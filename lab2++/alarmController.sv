==> flow/design.v <==
module alarmController(input [8:0] timer, input reset, input button, input clk, output [14:0] nextTime);
	reg [1:0] reset_sr;
	reg [1:0] button_sr;
	reg [1:0] currentState;
	reg [1:0] nextState;  
	reg [14:0] outVal_d;   
	always @(posedge clk) begin
		button_sr <= { button_sr[0], button };
		reset_sr <= { reset_sr[0], reset };
		currentState <= nextState;
		nextTime <= outVal_d;
	end
	localparam SET = 2'b00;
	localparam RUN = 2'b01;
	localparam PAUSE = 2'b10;
	localparam BEEP = 2'b11;
	always_comb begin
		case (currentState)
			SET: begin
				outVal_d = timer * 100;
				if(button_sr == 2'b10) begin
					nextState = RUN;
				end else begin
					nextState = SET;
				end
			end
			RUN: begin
				outVal_d = nextTime - 1;
				if(reset_sr == 2'b10) begin
					nextState = SET;
				end else if(button_sr == 2'b10) begin
					nextState = PAUSE;
				end else if(nextTime == 0) begin
					nextState = BEEP;
				end else begin
					nextState = currentState;
				end
			end
			PAUSE: begin
				outVal_d = nextTime;
				if(reset_sr == 2'b10) begin
					nextState = SET;
				end else if(button_sr == 2'b10) begin
					nextState = RUN;
				end else begin
					nextState = currentState;
				end
			end
			BEEP: begin
				outVal_d = 0;
				if(reset_sr == 2'b10) begin
					nextState = SET;
				end else begin
					nextState = currentState;
				end	
			end
			default: begin
				outVal_d = nextTime;
				nextState = currentState;
			end
		endcase
	end
endmodule
* Tool chain data of alarmController
The steps from the RTL of alarmController to its reports follow in flow order.
Lines are those of the file above, counted from 1.
Operators: Yosys type, input widths -> output width; for muxes data width and select width s.
Library cell names are shortened.
Not given: -
- Top :: alarmController
- Clock port :: clk
- Library :: sky130hd
- Library corner :: tt_025C_1v80

* Word level
Counts by Yosys on the flattened word-level netlist (proc, flatten, opt, wreduce; memories kept). Register bits leave out memories and registers merged into their read ports (data or address). Print and check cells are left out. Cells with the same type and inputs are merged into one.
- Register bits after elaboration :: 21
- Bits of input ports :: 12
- Output and inout bits :: 15
- Elaborated cells :: 26
- Add/subtract/negate cells :: 1
- $mul :: 1
- Equal/unequal tests :: 8
- Mux-type cells :: 9
- Reduce/logical cells :: 3
** Operators with widths (number)
- $mul 9x5->13 const B :: 1
- $pmux 15 s3 :: 1
- $sub 15x1->15 const B :: 1
- $logic_not 15->1 :: 1
- $mux 2 :: 6
- $eq 2x2->1 const B :: 4
- $pmux 2 s4 :: 1
- $ne 4x4->1 const B :: 1
- $ne 3x3->1 const B :: 1
- $reduce_and 3->1 :: 1
- $eq 2x1->1 const B :: 1
- $ne 2x2->1 const B :: 1
- $logic_not 2->1 :: 1
- $mux 1 :: 1

* Longest topological paths
Yosys ltp: most cells in a row. Word level: on the elaborated netlist, between registers, memories and ports. Mapped: between sequential cells and ports; inverters and the memories' decode and read muxes count.
- Depth after elaboration :: 5
- ABC_AREA :: 0
- Mapped depth :: 11
- Mapped depth without buffers :: 11

* After synthesis
The flow's flattened synthesis, as Yosys stat reports it; memories are mapped. The netlist is that of the ABC_AREA named above (0 if unset); the other value can give another one.
- Cell count :: 167
- Mapped area :: 1761.7 µm²
- Sequential area :: 590.6 µm²
- Flip-flops :: 21
- Buffers :: 2
** Cell types
- edfxtp_1 :: number 17, total area 510.49 µm²
- ha_1 :: number 31, total area 387.872 µm²
- xnor2_1 :: number 11, total area 96.342 µm²
- dfxtp_1 :: number 4, total area 80.077 µm²
- fa_1 :: number 4, total area 80.077 µm²
- xor2_1 :: number 8, total area 70.067 µm²
- inv_1 :: number 16, total area 60.058 µm²
- o2bb2ai_1 :: number 5, total area 43.792 µm²
- nor2_1 :: number 10, total area 37.536 µm²
- nand2b_1 :: number 5, total area 31.28 µm²
- o22ai_1 :: number 5, total area 31.28 µm²
- o21a_1 :: number 4, total area 30.029 µm²
- o32ai_1 :: number 3, total area 26.275 µm²
- a21oi_1 :: number 5, total area 25.024 µm²
- a211oi_1 :: number 3, total area 22.522 µm²
- nor3_1 :: number 4, total area 20.019 µm²
- o21ai_0 :: number 4, total area 20.019 µm²
- nor4_1 :: number 3, total area 18.768 µm²
Not listed: further types 19, cells in them 25.

* Worst setup path after synthesis
Source: OpenSTA report_checks on the synthesized netlist (no wires, ideal clock, input and output delay 20% of the period each), path of least setup slack; recovery checks are left aside. Register names are those of the netlist, which keeps one name where synthesis merged equal registers.
- Path kind :: input -> register
- From :: in timer[3]
- To :: reg nextTime[14]
- Period :: 3690 ps
- External input delay :: 738 ps
- Setup time :: 261 ps
- Launch time at the first pin :: 738 ps
- Data arrival time :: 2892 ps
- Required time :: 3429 ps
- Path slack :: 537 ps
- Path delay :: 2415 ps
- Stages on the path :: 11
- Buffers on the path :: 0
- Synthesis period reached :: 3153 ps
"path delay" is the arrival time less input delay plus setup time.
"stages on the path": output pins that drive a net of the path, with the launching flip-flop's if there is one; two outputs of one cell count as two.
"synthesis period reached" is the clock period less the worst setup slack; recovery checks do not enter. This is arithmetic on one report: input and output delays are still those of the set period (20% each).
Between the ends stands the longest chain of elaborated cells between them, by number of cells; it is not shown to be the way that was timed. Of several equally long chains one is given.
Each line given opens the expression or statement behind the cell; cells for indexed reads and writes are added by Yosys, which also makes memories of some case tables.
- Cells stage by stage :: ha_1 > ha_1 > inv_1 > fa_1 > inv_1 > ha_1 > o21ai_0 > a21oi_1 > a221oi_1 > xnor2_1 > a21oi_1
- Length of the longest elaborated chain :: 2
- Elaborated cells between the ends (all ways) :: 2
- RTL lines with such cells :: 2
- Those cells by class :: 1 x mul; 1 x mux
** Ends and longest elaborated chain, post-synthesis
- from (decl) :: RTL line 1 : module alarmController(input [8:0] timer, input reset, input button, input clk, output [14:0] nextTime);
- $mul 9x5->13 :: RTL line 20 : outVal_d = timer * 100;
- $pmux 15 s3 :: RTL line 18 : case (currentState)
- to (assign) :: RTL line 11 : nextTime <= outVal_d;
- to (decl) :: RTL line 1

* Path in the finished layout
Path of least setup slack in the final report of run 2 (OpenROAD, finished layout, wires in). Where an end is a register, its clock arrival counts in the times.
The report prints the path's times to 10 ps; the period is as set.
- Path kind :: input -> register
- From :: in timer[3]
- To :: reg nextTime[14]
- Period :: 3290 ps
- External input delay :: 660 ps
- Setup time :: 250 ps
- Launch time at the first pin :: 660 ps
- Data arrival time :: 3200 ps
- Required time :: 3300 ps
- Path slack :: 100 ps
- Stages on the path :: 12
- Buffers on the path :: 1
Between the ends stands the longest chain of elaborated cells between them, by number of cells; it is not shown to be the way that was timed. Of several equally long chains one is given.
- Cells stage by stage :: dlygate4sd2_1 > ha_1 > ha_1 > inv_1 > fa_1 > inv_1 > ha_4 > o21ai_2 > a21oi_4 > a221oi_2 > xnor2_1 > a21oi_1
- Length of the longest elaborated chain :: 2
- Elaborated cells between the ends (all ways) :: 2
- RTL lines with such cells :: 2
- Those cells by class :: 1 x mul; 1 x mux
** Ends and longest elaborated chain, post-layout
- from (decl) :: RTL line 1 : module alarmController(input [8:0] timer, input reset, input button, input clk, output [14:0] nextTime);
- $mul 9x5->13 :: RTL line 20 : outVal_d = timer * 100;
- $pmux 15 s3 :: RTL line 18 : case (currentState)
- to (assign) :: RTL line 11 : nextTime <= outVal_d;
- to (decl) :: RTL line 1

Measured results for alarmController: 2 stored runs of the Yosys and OpenROAD flow on sky130hd. The settings differ; the order carries no meaning. The constraints put input and output delay at 20% of the set period each and load the outputs with 0.01 pF.
"clock period reached" = clock period - worst setup slack. The figure is calculated, with input and output delays left at 20% of the set period.
"worst path time" is the time allowed to the run's worst setup path (the clock period less input and output delay, where it has them) less its slack. Clock arrival times count: a late capture clock shortens it, a late launch clock lengthens it.
"total power after layout" rests on the timing tool's default activity at the inputs, not on a simulated workload.
"worst path time" is given in steps of 10 ps.

** Run 1
- Settings :: period_ns=6.41; CORE_UTILIZATION=64; PLACE_DENSITY=0.43; CELL_PAD_IN_SITES_GLOBAL_PLACEMENT=2; CELL_PAD_IN_SITES_DETAIL_PLACEMENT=2; ABC_AREA=0; GPL_TIMING_DRIVEN=0; GPL_ROUTABILITY_DRIVEN=0; CTS_CLUSTER_DIAMETER=253; CAP_MARGIN=5; SLEW_MARGIN=20; CORE_MARGIN=2
- Outcome :: no final report: placement broke off with GPL-0301

** Run 2
- Settings :: period_ns=3.29; CAP_MARGIN=20; CORE_MARGIN=2; CORE_UTILIZATION=40; SLEW_MARGIN=20
- Utilization :: 55.4%
- Clock period reached :: 3,192 ps
- Worst-case hold slack :: 353 ps
- Total power after layout :: 1.804 mW
- Post-route setup TNS :: 0 ps
- Worst path time :: 2,530 ps
- Kind of the worst setup path :: input -> register
- Worst setup slack after layout :: 98 ps
- Overall die area :: 4,951.2 µm²
- Area of the standard cells in the finished layout :: 2,379.8 µm²
- Chip area after synthesis (Yosys) :: 1,761.7 µm²
